==> flow/design.v <==
module encoding
  (
    input reset,
    input clk,
    input active,
    input reg [0:3] bits_in,
    output reg [0:6] byte_out,
    output reg ready
  );
  logic ready_tmp;
  reg [2:0] cnt_2;
  always @(posedge clk)
  begin
    if (reset) begin
      byte_out <= 0;
      ready_tmp <= 0;
      ready <= 0;
      cnt_2 <= 0;
    end else  begin
          if (active)begin
            ready_tmp <= 1;;
          end
          if (ready_tmp == 1) begin
            byte_out[0] <= bits_in[0];
            byte_out[1] <= bits_in[1];
            byte_out[2] <= bits_in[2];
            byte_out[3] <= bits_in[3];
            byte_out[4] <= bits_in[0] ^ bits_in[1] ^ bits_in[3];
            byte_out[5] <= bits_in[0] ^ bits_in[2] ^ bits_in[3];
            byte_out[6] <= bits_in[1] ^ bits_in[2] ^ bits_in[3];
            ready <= 1;
            cnt_2 <= cnt_2 + 1;
            if (cnt_2 == 3) begin
              ready_tmp <= 0;
              ready <= 0;
              cnt_2 <= 0;
            end
          end
        end
  end
endmodule
### Tool chain data of encoding

What the tools print for encoding, step after step.
Line numbers count from 1 in the design file above.
Operators carry their Yosys type and port widths (W data, S select, Z words).
Library cell names are shortened.
A cell with n/a has no value.

| inputs | value |
|---|---|
| top module | encoding |
| clock input | clk |
| cell library | sky130hd |
| corner | tt_025C_1v80 |

### Word level

Yosys after proc, flatten, opt, wreduce and memory -nomap, before mapping. Enables and synchronous resets that opt folds into registers are not counted as muxes. Memory bits, and registers merged into a memory's read port (data or address), are not among the register bits. Print and check cells are not counted. Equal cells are merged and count once.

| operators by class | value |
|---|---|
| mux-type cells | 5 |
| equal/unequal tests | 1 |
| $add $sub $neg | 1 |
| bitwise gates (word level) | 6 |

Operators with widths:

| operator | count |
|---|---|
| $xor A1 B1 Y1 | 6 |
| $mux W1 | 4 |
| $add A3 B1 Y3 const B | 1 |
| $eq A3 B2 Y1 const B | 1 |
| $mux W3 | 1 |

| bit counts | value |
|---|---|
| flip-flop bits (word level) | 12 |
| input port bits | 7 |
| elaborated cells | 23 |
| output and inout port bits | 8 |

### Depth

Longest topological path by Yosys (ltp), each cell counted once; first at word level (registers and memories cut), then after technology mapping (sequential cells cut; the memories' decode and read muxes count).

| depth | value |
|---|---|
| depth after elaboration | 3 |
| ABC_AREA | 0 |
| depth in mapped cells | 4 |
| depth with buffers taken out | 4 |

### After synthesis

Yosys stat after the flow's synthesis: flattened, memories mapped to cells. It holds for the ABC_AREA given above (unset counts as 0); a run with the other value may have another netlist.
Totals and module areas in this step are rounded.

Cell types:

| cell | count | area in all (sq um) |
|---|---|---|
| dfxtp_1 | 12 | 240.23 |
| nand2b_1 | 6 | 37.536 |
| mux2i_1 | 3 | 30.029 |
| o221ai_1 | 2 | 17.517 |
| xor2_1 | 2 | 17.517 |
| a21oi_1 | 3 | 15.014 |
| nand3b_1 | 2 | 15.014 |
| nor3b_1 | 2 | 15.014 |
| o21a_1 | 2 | 15.014 |
| and4bb_1 | 1 | 12.512 |
| ha_1 | 1 | 12.512 |
| nand2_1 | 3 | 11.261 |
| nor2_1 | 3 | 11.261 |
| buf_2 | 2 | 10.01 |
| a211oi_1 | 1 | 7.507 |
| a31oi_1 | 1 | 6.256 |
| or3_1 | 1 | 6.256 |
| nand3_1 | 1 | 5.005 |

Not listed: further types 3, cells in them 3.

| synthesis totals | value |
|---|---|
| flip-flops | 12 |
| buffer cells | 3 |
| chip area (Yosys) | 498 sq um |
| sequential area | 240 sq um |
| standard cells after synthesis | 51 |

### Timing after synthesis

OpenSTA on the mapped netlist: ideal clock, no wires. The path of least setup slack (recovery checks aside). Input and output delay are each 20% of the period. Register names are those of the netlist, which keeps one name where synthesis merged equal registers.

| path post-synthesis | value |
|---|---|
| path type | in2reg |
| start | input bits_in[3] |
| end | register byte_out[6] |
| buffers on the path | 0 |
| clock period | 1.59 ns |
| delay of the path | 0.820 ns |
| stages on the path | 3 |
| time at the first pin | 0.318 ns |
| external input delay | 0.318 ns |
| setup slack | 0.452 ns |
| library setup time | 0.127 ns |
| required time | 1.463 ns |
| arrival | 1.011 ns |
| synthesis period reached | 1.138 ns |

"delay of the path" is the arrival time less input delay plus setup time.
"stages on the path": output pins that drive a net of the path, with the launching flip-flop's if there is one; two outputs of one cell count as two.
"synthesis period reached" = period - worst setup slack (recovery checks aside). The figure is calculated, with input and output delays left at 20% of the set period.
Between the ends stands the longest chain of elaborated cells between them, by number of cells; it is not shown to be the way that was timed. Of several equally long chains one is given.
Each line given opens the expression or statement behind the cell; cells for indexed reads and writes are added by Yosys, which also makes memories of some case tables.

| between the ends, post-synthesis | value |
|---|---|
| path through | xor2_1 -> and4bb_1 -> or3_1 |
| length of the longest elaborated chain | 1 |
| elaborated cells between the ends (all ways) | 1 |
| RTL lines with such cells | 1 |
| classes of those cells | logic: 1 |

RTL lines, path post-synthesis:

| item | line | source |
|---|---|---|
| start: declaration | 6 | `input reg [0:3] bits_in,` |
| $xor A1 B1 Y1 | 30 | `byte_out[6] <= bits_in[1] ^ bits_in[2] ^ bits_in[3];` |
| end: assignment | 15 | `byte_out <= 0;` |
| end: assignment | 30 |  |
| end: declaration | 7 | `output reg [0:6] byte_out,` |

Subject: encoding on sky130hd, stored results

Hello all,

encoding through Yosys and OpenROAD on sky130hd: 2 stored runs, unordered, with their settings. The constraints put input and output delay at 20% of the set period each and load the outputs with 0.01 pF.
Among the settings, . means not set for that run.

| run | period_ns | CORE_UTILIZATION | SETUP_SLACK_MARGIN | PLACE_DENSITY_LB_ADDON | CORE_MARGIN | CELL_PAD_IN_SITES_DETAIL_PLACEMENT | ABC_AREA | CTS_CLUSTER_SIZE | CAP_MARGIN | SLEW_MARGIN | CORE_ASPECT_RATIO | MAX_ROUTING_LAYER |
|---|---|---|---|---|---|---|---|---|---|---|---|---|
| run 1 | 1.21 | 71 | 0.08 | 0.2 | 2 | 2 | 0 | 48 | 20 | 20 | . | . |
| run 2 | 1.28 | 53 | 0.27 | . | 9 | . | . | . | 40 | 20 | 0.65 | met4 |

Run 1: not finished: floorplanning ended with error PDN-0185
Run 2: not finished: floorplanning ended with error PDN-0185

Thanks
