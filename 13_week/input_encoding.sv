==> flow/design.v <==
module input_encoding
  (
    input reset,
    input clk,
    input active,
    input mode,
    input busy,
    input reg [0:7] byte_in,
    output reg [0:3] bits_out,
    output reg ready
  );
  reg [0:7]temp_byte;
  reg ready_tmp;
  reg wait_out;
  reg cnt_1;
  reg cnt_2;
  reg [0:5]cnt_5;
  always @(posedge clk)
  begin
    if (reset) begin
      bits_out <= 0;
      ready_tmp <= 0;
      wait_out <= 0;
      ready <= 0;
      cnt_1 <= 0;
      cnt_2 <= 0;
      cnt_5 <= 0;
    end else  begin
          if (active && ~ mode) begin
            ready_tmp <= 1;
          end
          if (ready_tmp && ~ wait_out && ~ cnt_2)begin
            temp_byte <= byte_in;
            cnt_1 <= 1;
          end
          if (cnt_1) begin
            if (~ wait_out) begin
              if (cnt_5 == 1) begin
                bits_out <= {temp_byte[0:$size(temp_byte)-5]};
                temp_byte <= {temp_byte[$size(temp_byte)-4:$size(temp_byte)-1], 4'b0000};
                cnt_2 <= cnt_2 + 1;
              end
              ready <= 1;
            end
            cnt_5 <= cnt_5 + 1;
            if (cnt_5 == 1) begin
              ready <= 0;
              wait_out <= 1;
            end
            if (cnt_5 == 42 && ~ busy) begin
              wait_out <= 0;
              cnt_5 <= 0;
              cnt_1 <= 0;
            end
            if (~wait_out && cnt_2) begin
              ready_tmp <= 0;
            end
          end
          if (~wait_out && cnt_2) cnt_1 <= 1;
        end
  end
endmodule
Tool chain data of input_encoding
The steps from the RTL of input_encoding to its reports follow in flow order.
Line numbers count from 1 in the design file above.
Library cell names are shortened.
{"block": "setup", "top": "input_encoding", "clock": "clk", "lib": "sky130hd", "corner": "tt_025C_1v80"}

Word-level counts
Source: Yosys, flattened and elaborated, memories not mapped. Widths are those after wreduce. Registers that Yosys merges into a memory's read port (data or address) are not register bits. Print and check cells do not count. Equal cells are merged and count once.
{"block": "op_classes", "bitwise": 4, "eq_ne": 3, "muxes": 16, "reduce_logical": 9, "add_sub_neg": 2}
{"block": "ops", "cell": "8-bit two-way mux", "count": 4}
{"block": "ops", "cell": "1-bit two-way mux", "count": 11}
{"block": "ops", "cell": "6-bit by 1-bit adder with 6-bit output (second input constant)", "count": 1}
{"block": "ops", "cell": "6-bit by 1-bit == test with 1-bit output (second input constant)", "count": 1}
{"block": "ops", "cell": "6-bit == test (second input constant)", "count": 1}
{"block": "ops", "cell": "6-bit two-way mux", "count": 1}
{"block": "ops", "cell": "1-bit logical AND", "count": 5}
{"block": "ops", "cell": "1-bit inverter", "count": 4}
{"block": "ops", "cell": "2-bit AND reduction", "count": 2}
{"block": "ops", "cell": "3-bit AND reduction", "count": 1}
{"block": "ops", "cell": "2-bit by 1-bit != test with 1-bit output (second input constant)", "count": 1}
{"block": "ops", "cell": "2-bit nonzero test", "count": 1}
{"block": "ops", "cell": "1-bit adder (second input constant)", "count": 1}
{"block": "word_totals", "reg_bits": 23, "out_inout_bits": 5, "in_bits": 13, "elab_cells": 42}

Depth
Yosys ltp: most cells in a row. Word level: on the elaborated netlist, between registers, memories and ports. Mapped: between sequential cells and ports; inverters and the memories' decode and read muxes count.
{"block": "depth", "ltp_word": 7, "abc_area": 0, "ltp_mapped": 7, "depth_no_buf": 5}

After synthesis
Source: synth_stat.txt of the flow (Yosys; design flattened, memories mapped). It holds for the ABC_AREA given above (unset counts as 0); a run with the other value may have another netlist.
Totals and module areas in this step are rounded.
{"block": "by_type", "type": "dfxtp_1", "count": 15, "area_total_um2": 300.288}
{"block": "by_type", "type": "edfxtp_1", "count": 8, "area_total_um2": 240.23}
{"block": "by_type", "type": "mux2i_1", "count": 8, "area_total_um2": 80.077}
{"block": "by_type", "type": "mux2_2", "count": 7, "area_total_um2": 78.826}
{"block": "by_type", "type": "nor2_1", "count": 11, "area_total_um2": 41.29}
{"block": "by_type", "type": "ha_1", "count": 3, "area_total_um2": 37.536}
{"block": "by_type", "type": "nand2_1", "count": 10, "area_total_um2": 37.536}
{"block": "by_type", "type": "mux2_4", "count": 2, "area_total_um2": 30.029}
{"block": "by_type", "type": "xor2_1", "count": 3, "area_total_um2": 26.275}
{"block": "by_type", "type": "buf_12", "count": 1, "area_total_um2": 20.019}
{"block": "by_type", "type": "nor2b_1", "count": 3, "area_total_um2": 18.768}
{"block": "by_type", "type": "a21oi_1", "count": 3, "area_total_um2": 15.014}
{"block": "by_type", "type": "o21ai_0", "count": 3, "area_total_um2": 15.014}
{"block": "by_type", "type": "a31oi_1", "count": 2, "area_total_um2": 12.512}
{"block": "by_type", "type": "and3_1", "count": 2, "area_total_um2": 12.512}
{"block": "by_type", "type": "nand4_1", "count": 2, "area_total_um2": 12.512}
{"block": "by_type", "type": "nor3b_2", "count": 1, "area_total_um2": 12.512}
{"block": "by_type", "type": "buf_6", "count": 1, "area_total_um2": 11.261}
Not listed: further types 13, cells in them 15.
{"block": "synth_totals", "flip_flops": 23, "seqArea_um2": 540.5, "buf_cells": 5, "yosys_area_um2": 1097, "cell_count": 100}

Path before layout
OpenSTA on the mapped netlist: ideal clock, no wires. The path of least setup slack (recovery checks aside). Input and output delay are each 20% of the period. Register names are those of the netlist, which keeps one name where synthesis merged equal registers.
{"block": "synth_path", "path_kind": "flip-flop to flip-flop", "start": "reg cnt_5[5]", "end": "reg temp_byte[1]", "t_required_ns": 2.460, "driving_pins": 7, "path_buffers": 2, "period_ns": 2.72, "setup_time_ns": 0.260, "arrival_time_ns": 1.404, "launch_ns": 0.000, "delay_ns": 1.664, "setup_slack_ns": 1.056, "synth_period_reached_ns": 1.664}
"delay_ns" = arrival - input delay + setup time.
"driving_pins" counts driving pins, that of a launching flip-flop among them; a cell with two outputs on the path counts twice.
"synth_period_reached_ns" is the clock period less the worst setup slack; recovery checks do not enter. This is arithmetic on one report: input and output delays are still those of the set period (20% each).
Between the ends stands the longest chain of elaborated cells between them, by number of cells; it is not shown to be the way that was timed. Of several equally long chains one is given.
A line is the first line of the expression or statement that the cell stems from. Yosys adds cells for indexed reads and writes and turns some case tables into memories.
At most two assigning lines are given for a register; there are more.
{"block": "synth_via", "path_cell_list": "dfxtp_1 > ha_1 > nor3b_2 > and3_1 > buf_6 > buf_12 > mux2_4", "elab_chain_cells": 4, "cone_cells": 4, "cone_classes": "eq/ne: 1; mux: 3"}
{"block": "synth_rtl", "element": "start, declared", "line_no": 17, "text": "reg [0:5]cnt_5;"}
{"block": "synth_rtl", "element": "start, assigned", "line_no": 27, "text": "cnt_5 <= 0;"}
{"block": "synth_rtl", "element": "start, assigned", "line_no": 45, "text": "cnt_5 <= cnt_5 + 1;"}
{"block": "synth_rtl", "element": "6-bit by 1-bit == test with 1-bit output", "line_no": 38, "text": "if (cnt_5 == 1) begin"}
{"block": "synth_rtl", "element": "8-bit two-way mux", "line_no": 38}
{"block": "synth_rtl", "element": "8-bit two-way mux", "line_no": 37, "text": "if (~ wait_out) begin"}
{"block": "synth_rtl", "element": "8-bit two-way mux", "line_no": 36, "text": "if (cnt_1) begin"}
{"block": "synth_rtl", "element": "end, assigned", "line_no": 33, "text": "temp_byte <= byte_in;"}
{"block": "synth_rtl", "element": "end, assigned", "line_no": 40, "text": "temp_byte <= {temp_byte[$size(temp_byte)-4:$size(temp_byte)-1], 4'b0000};"}
{"block": "synth_rtl", "element": "end, declared", "line_no": 12, "text": "reg [0:7]temp_byte;"}

Timing after layout
Path of least setup slack in the final report of flow run A (OpenROAD, finished layout, wires in). Where an end is a register, its clock arrival counts in the times.
{"block": "layout_path", "path_kind": "flip-flop to flip-flop", "start": "reg cnt_5[5]", "end": "reg temp_byte[0]", "path_buffers": 0, "setup_slack_ns": 0.62, "t_required_ns": 2.67, "arrival_time_ns": 2.06, "period_ns": 2.59, "setup_time_ns": 0.23, "launch_ns": 0.31, "driving_pins": 5}
Between the ends stands the longest chain of elaborated cells between them, by number of cells; it is not shown to be the way that was timed. Of several equally long chains one is given.
At most two assigning lines are given for a register; there are more.
{"block": "layout_via", "path_cell_list": "dfxtp_1 > ha_1 > nor3b_2 > and3_1 > mux2_2", "elab_chain_cells": 4, "cone_cells": 4, "cone_classes": "eq/ne: 1; mux: 3"}
{"block": "layout_rtl", "element": "start, declared", "line_no": 17, "text": "reg [0:5]cnt_5;"}
{"block": "layout_rtl", "element": "start, assigned", "line_no": 27, "text": "cnt_5 <= 0;"}
{"block": "layout_rtl", "element": "start, assigned", "line_no": 45, "text": "cnt_5 <= cnt_5 + 1;"}
{"block": "layout_rtl", "element": "6-bit by 1-bit == test with 1-bit output", "line_no": 38, "text": "if (cnt_5 == 1) begin"}
{"block": "layout_rtl", "element": "8-bit two-way mux", "line_no": 38}
{"block": "layout_rtl", "element": "8-bit two-way mux", "line_no": 37, "text": "if (~ wait_out) begin"}
{"block": "layout_rtl", "element": "8-bit two-way mux", "line_no": 36, "text": "if (cnt_1) begin"}
{"block": "layout_rtl", "element": "end, assigned", "line_no": 33, "text": "temp_byte <= byte_in;"}
{"block": "layout_rtl", "element": "end, assigned", "line_no": 40, "text": "temp_byte <= {temp_byte[$size(temp_byte)-4:$size(temp_byte)-1], 4'b0000};"}
{"block": "layout_rtl", "element": "end, declared", "line_no": 12, "text": "reg [0:7]temp_byte;"}

FLOW RESULTS
============

Top module input_encoding; platform sky130hd; tools Yosys and OpenROAD; 2 stored runs in no particular order. Input and output delays are each 20% of the period that was set; the output load is 0.01 pF.
"achieved_period_ns" = clock period - worst setup slack. The figure is calculated, with input and output delays left at 20% of the set period.
"worst_path_allowed_less_slack_ns" = time allowed to the worst setup path (clock period - input delay - output delay, where it has them) - its slack; a late launch clock adds to it, a late capture clock takes from it.
"final_power_uw": no workload was simulated; the value follows from the tool's default switching activity.
Results are given in rounded form.

{"run": "flow run A", "settings": { "period_ns": 2.59, "CORE_UTILIZATION": 36, "SETUP_SLACK_MARGIN": 0.28, "PLACE_DENSITY": 0.49, "CELL_PAD_IN_SITES_GLOBAL_PLACEMENT": 0, "CELL_PAD_IN_SITES_DETAIL_PLACEMENT": 2, "TNS_END_PERCENT": 10, "GPL_ROUTABILITY_DRIVEN": 1, "MIN_ROUTING_LAYER": "met2", "CAP_MARGIN": 20, "CORE_MARGIN": 2, "SLEW_MARGIN": 20 }, "results": { "worst_path_allowed_less_slack_ns": 1.97, "worst_setup_path_type": "flip-flop to flip-flop", "ws_hold_ns": 0.474, "fin_ws_ns": 0.617, "final_stdcell_area_um2": 1318, "achieved_period_ns": 1.973, "post_synth_area_um2": 1097, "final_power_uw": 690.9, "total_negative_slack_ns": 0.000, "die_area_um2": 3506, "finalUtil_pct": 44.2 }}
{"run": "flow run B", "settings": { "period_ns": 1.66, "CORE_UTILIZATION": 34, "SETUP_SLACK_MARGIN": 0.22, "PLACE_DENSITY_LB_ADDON": 0.07, "CELL_PAD_IN_SITES_DETAIL_PLACEMENT": 1, "ABC_AREA": 1, "GPL_ROUTABILITY_DRIVEN": 1, "CTS_CLUSTER_DIAMETER": 211, "CAP_MARGIN": 35, "SLEW_MARGIN": 15, "MIN_ROUTING_LAYER": "met2", "CORE_MARGIN": 2 }, "results": { "worst_path_allowed_less_slack_ns": 1.34, "worst_setup_path_type": "flip-flop to flip-flop", "ws_hold_ns": 0.494, "fin_ws_ns": 0.322, "final_stdcell_area_um2": 1489, "achieved_period_ns": 1.338, "post_synth_area_um2": 1165, "final_power_uw": 1151, "total_negative_slack_ns": 0.000, "die_area_um2": 3910, "finalUtil_pct": 45.0 }}
